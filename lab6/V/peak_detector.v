==> flow/design.v <==
module peak_detector 
	(
		input clk,
		input signed [11 : 0] lowpass_data,
		input signed [11 : 0] highpass_data,
		output reg [11 : 0] peak_high,
		output reg [11 : 0] peak_low,
		output reg valid
	);
reg [18 : 0] counter;
reg signed [11 : 0] peak_highpass;
reg signed [11 : 0] peak_lowpass;
always @(posedge clk) begin
	if (counter >= 26'd333_000) begin  
		counter <= 0;
		peak_high <= peak_highpass;
		peak_low <= peak_lowpass;
		peak_highpass <= 0;
		peak_lowpass <= 0;
		valid <= 1;
	end else begin
		counter <= counter + 1'b1;
		peak_high <= peak_high;
		peak_low <= peak_low;
		valid <= 0;
		if (peak_highpass < highpass_data) begin
			peak_highpass <= highpass_data;
		end else begin
			peak_highpass <= peak_highpass;
		end
		if (peak_lowpass < lowpass_data) begin
			peak_lowpass <= lowpass_data;
		end else begin
			peak_lowpass <= peak_lowpass;
		end
	end
end
endmodule
# == Reports on peak_detector ==
# Tool output for the design above, in the order of the flow.
# Lines are those of the file above, counted from 1.
# Operators: Yosys type, input widths -> output width; for muxes data width and select width s.
# A cell with n/a has no value.
# design
design,peak_detector
clock,clk
library,sky130hd
corner,tt_025C_1v80

# == Word-level counts ==
# Yosys after proc, flatten, opt, wreduce and memory -nomap, before mapping. Enables and synchronous resets that opt folds into registers are not counted as muxes. Memory bits, and registers merged into a memory's read port (data or address), are not among the register bits. Print and check cells are not counted. Equal cells are merged and count once.
# word_totals
ff_bits,68
latch_bits,0
ramBits,0
mem_bits_ro,0
clocked_rd_ports_x_width,0
n_memories,0
inputBits,25
output_inout_bits,25
wordCells,11
# classes
add_sub_neg,1
n_mul,0
div,0
n_cmp,3
eq_ne,0
shift,0
n_mux,1
logic,0
reduce_and_logical,0
# ops
cell,count
$lt 12x12->1,2
$add 19x1->19 const B,1
$ge 19x19->1 const B,1
$mux 1,1

# == Logic depth ==
# Longest topological path by Yosys (ltp), each cell counted once; first at word level (registers and memories cut), then after technology mapping (sequential cells cut; the memories' decode and read muxes count).
# depth
ltp_word,2
abc_area,0
depth_mapped,9
depth_no_buf,7

# == Synthesis result ==
# Yosys stat after the flow's synthesis: flattened, memories mapped to cells. It holds for the ABC_AREA given above (unset counts as 0); a run with the other value may have another netlist.
# by_type
type,count,area_total_um2
sky130_fd_sc_hd__dfxtp_1,44,880.845
sky130_fd_sc_hd__edfxtp_1,24,720.691
sky130_fd_sc_hd__ha_1,24,300.288
sky130_fd_sc_hd__a21oi_1,40,200.192
sky130_fd_sc_hd__nand3_1,33,165.158
sky130_fd_sc_hd__nand2_1,32,120.115
sky130_fd_sc_hd__o311a_1,11,110.106
sky130_fd_sc_hd__a31oi_1,15,93.84
sky130_fd_sc_hd__inv_1,25,93.84
sky130_fd_sc_hd__a211oi_1,12,90.086
sky130_fd_sc_hd__nor2_1,22,82.579
sky130_fd_sc_hd__o21ai_0,16,80.077
sky130_fd_sc_hd__xnor2_1,8,70.067
sky130_fd_sc_hd__xor2_1,8,70.067
sky130_fd_sc_hd__clkbuf_1,16,60.058
sky130_fd_sc_hd__nor3_1,7,35.034
sky130_fd_sc_hd__buf_4,4,30.029
sky130_fd_sc_hd__and3_1,4,25.024
# Not listed: further types 25, cells in them 36.
# synth_totals
cells,381
mapped_area_um2,3509.6
sequential_area_um2,1601.5
ffs,68
n_buf,22

# == Worst setup path after synthesis ==
# Source: OpenSTA report_checks on the synthesized netlist (no wires, ideal clock, input and output delay 20% of the period each), path of least setup slack; recovery checks are left aside. Register names are those of the netlist, which keeps one name where synthesis merged equal registers.
# synth_timing
path_type,input -> register
from,input lowpass_data[5]
to,register peak_lowpass[10]
clock_period_ps,2780
input_delay_ps,556
setup_ps,70
launch_ps,556
t_arrival_ps,2019
required_ps,2710
setup_slack_ps,692
delay_ps,1533
driving_pins,8
path_buffers,1
synth_period_reached_ps,2088
# "delay_ps" = arrival - input delay + setup time.
# "driving_pins" counts driving pins, that of a launching flip-flop among them; a cell with two outputs on the path counts twice.
# "synth_period_reached_ps" = period - worst setup slack (recovery checks aside). The figure is calculated, with input and output delays left at 20% of the set period.
# The rows between start and end are the longest chain of elaborated cells between them; the timing report does not say that the signal goes this way. Where chains are equally long, one stands for them.
# A line is the first line of the expression or statement that the cell stems from. Yosys adds cells for indexed reads and writes and turns some case tables into memories.
# A register here has more assigning lines than the two given.
# synth_via
cell_sequence,sky130_fd_sc_hd__inv_1 -> sky130_fd_sc_hd__ha_1 -> sky130_fd_sc_hd__a21o_1 -> sky130_fd_sc_hd__a221oi_1 -> sky130_fd_sc_hd__o21ai_1 -> sky130_fd_sc_hd__buf_2 -> sky130_fd_sc_hd__o311a_1 -> sky130_fd_sc_hd__a21oi_1
elab_chain_cells,1
cone_cells,1
lines_between,1
classes_between,compare (1)
# synth_lines
item,line,source
from (decl),4,"input signed [11 : 0] lowpass_data,"
$lt 12x12->1,31,if (peak_lowpass < lowpass_data) begin
to (assign),32,peak_lowpass <= lowpass_data;
to (assign),34,peak_lowpass <= peak_lowpass;
to (decl),12,reg signed [11 : 0] peak_lowpass;

# == Path in the finished layout ==
# Path of least setup slack in the final report of run A (OpenROAD, finished layout, wires in). Where an end is a register, its clock arrival counts in the times.
# The report prints the path's times to 10 ps; the period is as set.
# layout_timing
path_type,input -> register
from,input highpass_data[4]
to,register peak_highpass[7]
clock_period_ps,2990
input_delay_ps,600
setup_ps,110
launch_ps,600
t_arrival_ps,2450
required_ps,3210
setup_slack_ps,760
driving_pins,8
path_buffers,2
# The rows between start and end are the longest chain of elaborated cells between them; the timing report does not say that the signal goes this way. Where chains are equally long, one stands for them.
# A register here has more assigning lines than the two given.
# layout_via
cell_sequence,sky130_fd_sc_hd__clkdlybuf4s50_1 -> sky130_fd_sc_hd__inv_1 -> sky130_fd_sc_hd__ha_1 -> sky130_fd_sc_hd__a21o_1 -> sky130_fd_sc_hd__a221o_1 -> sky130_fd_sc_hd__buf_8 -> sky130_fd_sc_hd__a31oi_1 -> sky130_fd_sc_hd__a21oi_1
elab_chain_cells,1
cone_cells,1
lines_between,1
classes_between,compare (1)
# layout_lines
item,line,source
from (decl),5,"input signed [11 : 0] highpass_data,"
$lt 12x12->1,26,if (peak_highpass < highpass_data) begin
to (assign),27,peak_highpass <= highpass_data;
to (assign),29,peak_highpass <= peak_highpass;
to (decl),11,reg signed [11 : 0] peak_highpass;

# Settings and measured results of 2 stored flow runs for module peak_detector (sky130hd), not sorted in any way. The constraints put input and output delay at 20% of the set period each and load the outputs with 0.01 pF.
# "achieved_period_ps": clock period set for the run, less the worst setup slack. It is reckoned from that one timing run; input and output delays stay at 20% of the period that was set.
# By "worst_path_ps" is meant the share of the clock period that the worst setup path is allowed (20% is reserved at inputs, 20% at outputs), minus its slack. Clock arrival times at its registers enter into it.
# "totalPower_mw": no workload was simulated; the value follows from the tool's default switching activity.
# "worst_path_ps" is given in steps of 10 ps.
# Settings: . = not set for that run.
run,period_ns,CORE_UTILIZATION,SETUP_SLACK_MARGIN,PLACE_DENSITY_LB_ADDON,CORE_ASPECT_RATIO,CELL_PAD_IN_SITES_GLOBAL_PLACEMENT,CELL_PAD_IN_SITES_DETAIL_PLACEMENT,GPL_TIMING_DRIVEN,CTS_CLUSTER_SIZE,MIN_ROUTING_LAYER,CAP_MARGIN,CORE_MARGIN,SLEW_MARGIN,TNS_END_PERCENT,CTS_CLUSTER_DIAMETER,setup_tns_ps,ws_hold_ps,utilization_pct,worst_path_ps,critical_path_kind,achieved_period_ps,totalPower_mw,ws_setup_ps,die_footprint_um2,cell_area_final_um2,synth_chip_area_um2
run A,2.99,19,0.7,0.02,1.69,2,0,0,97,met1,20,2,20,.,.,0,482,28.0,1630,input -> register,2230,4.831,760,19612.5,5066.1,3509.6
run B,2.97,41,.,0.04,.,.,0,.,.,met1,30,2,20,90,214,0,484,52.9,1950,input -> register,2547,3.810,423,9316.1,4366.7,3509.6
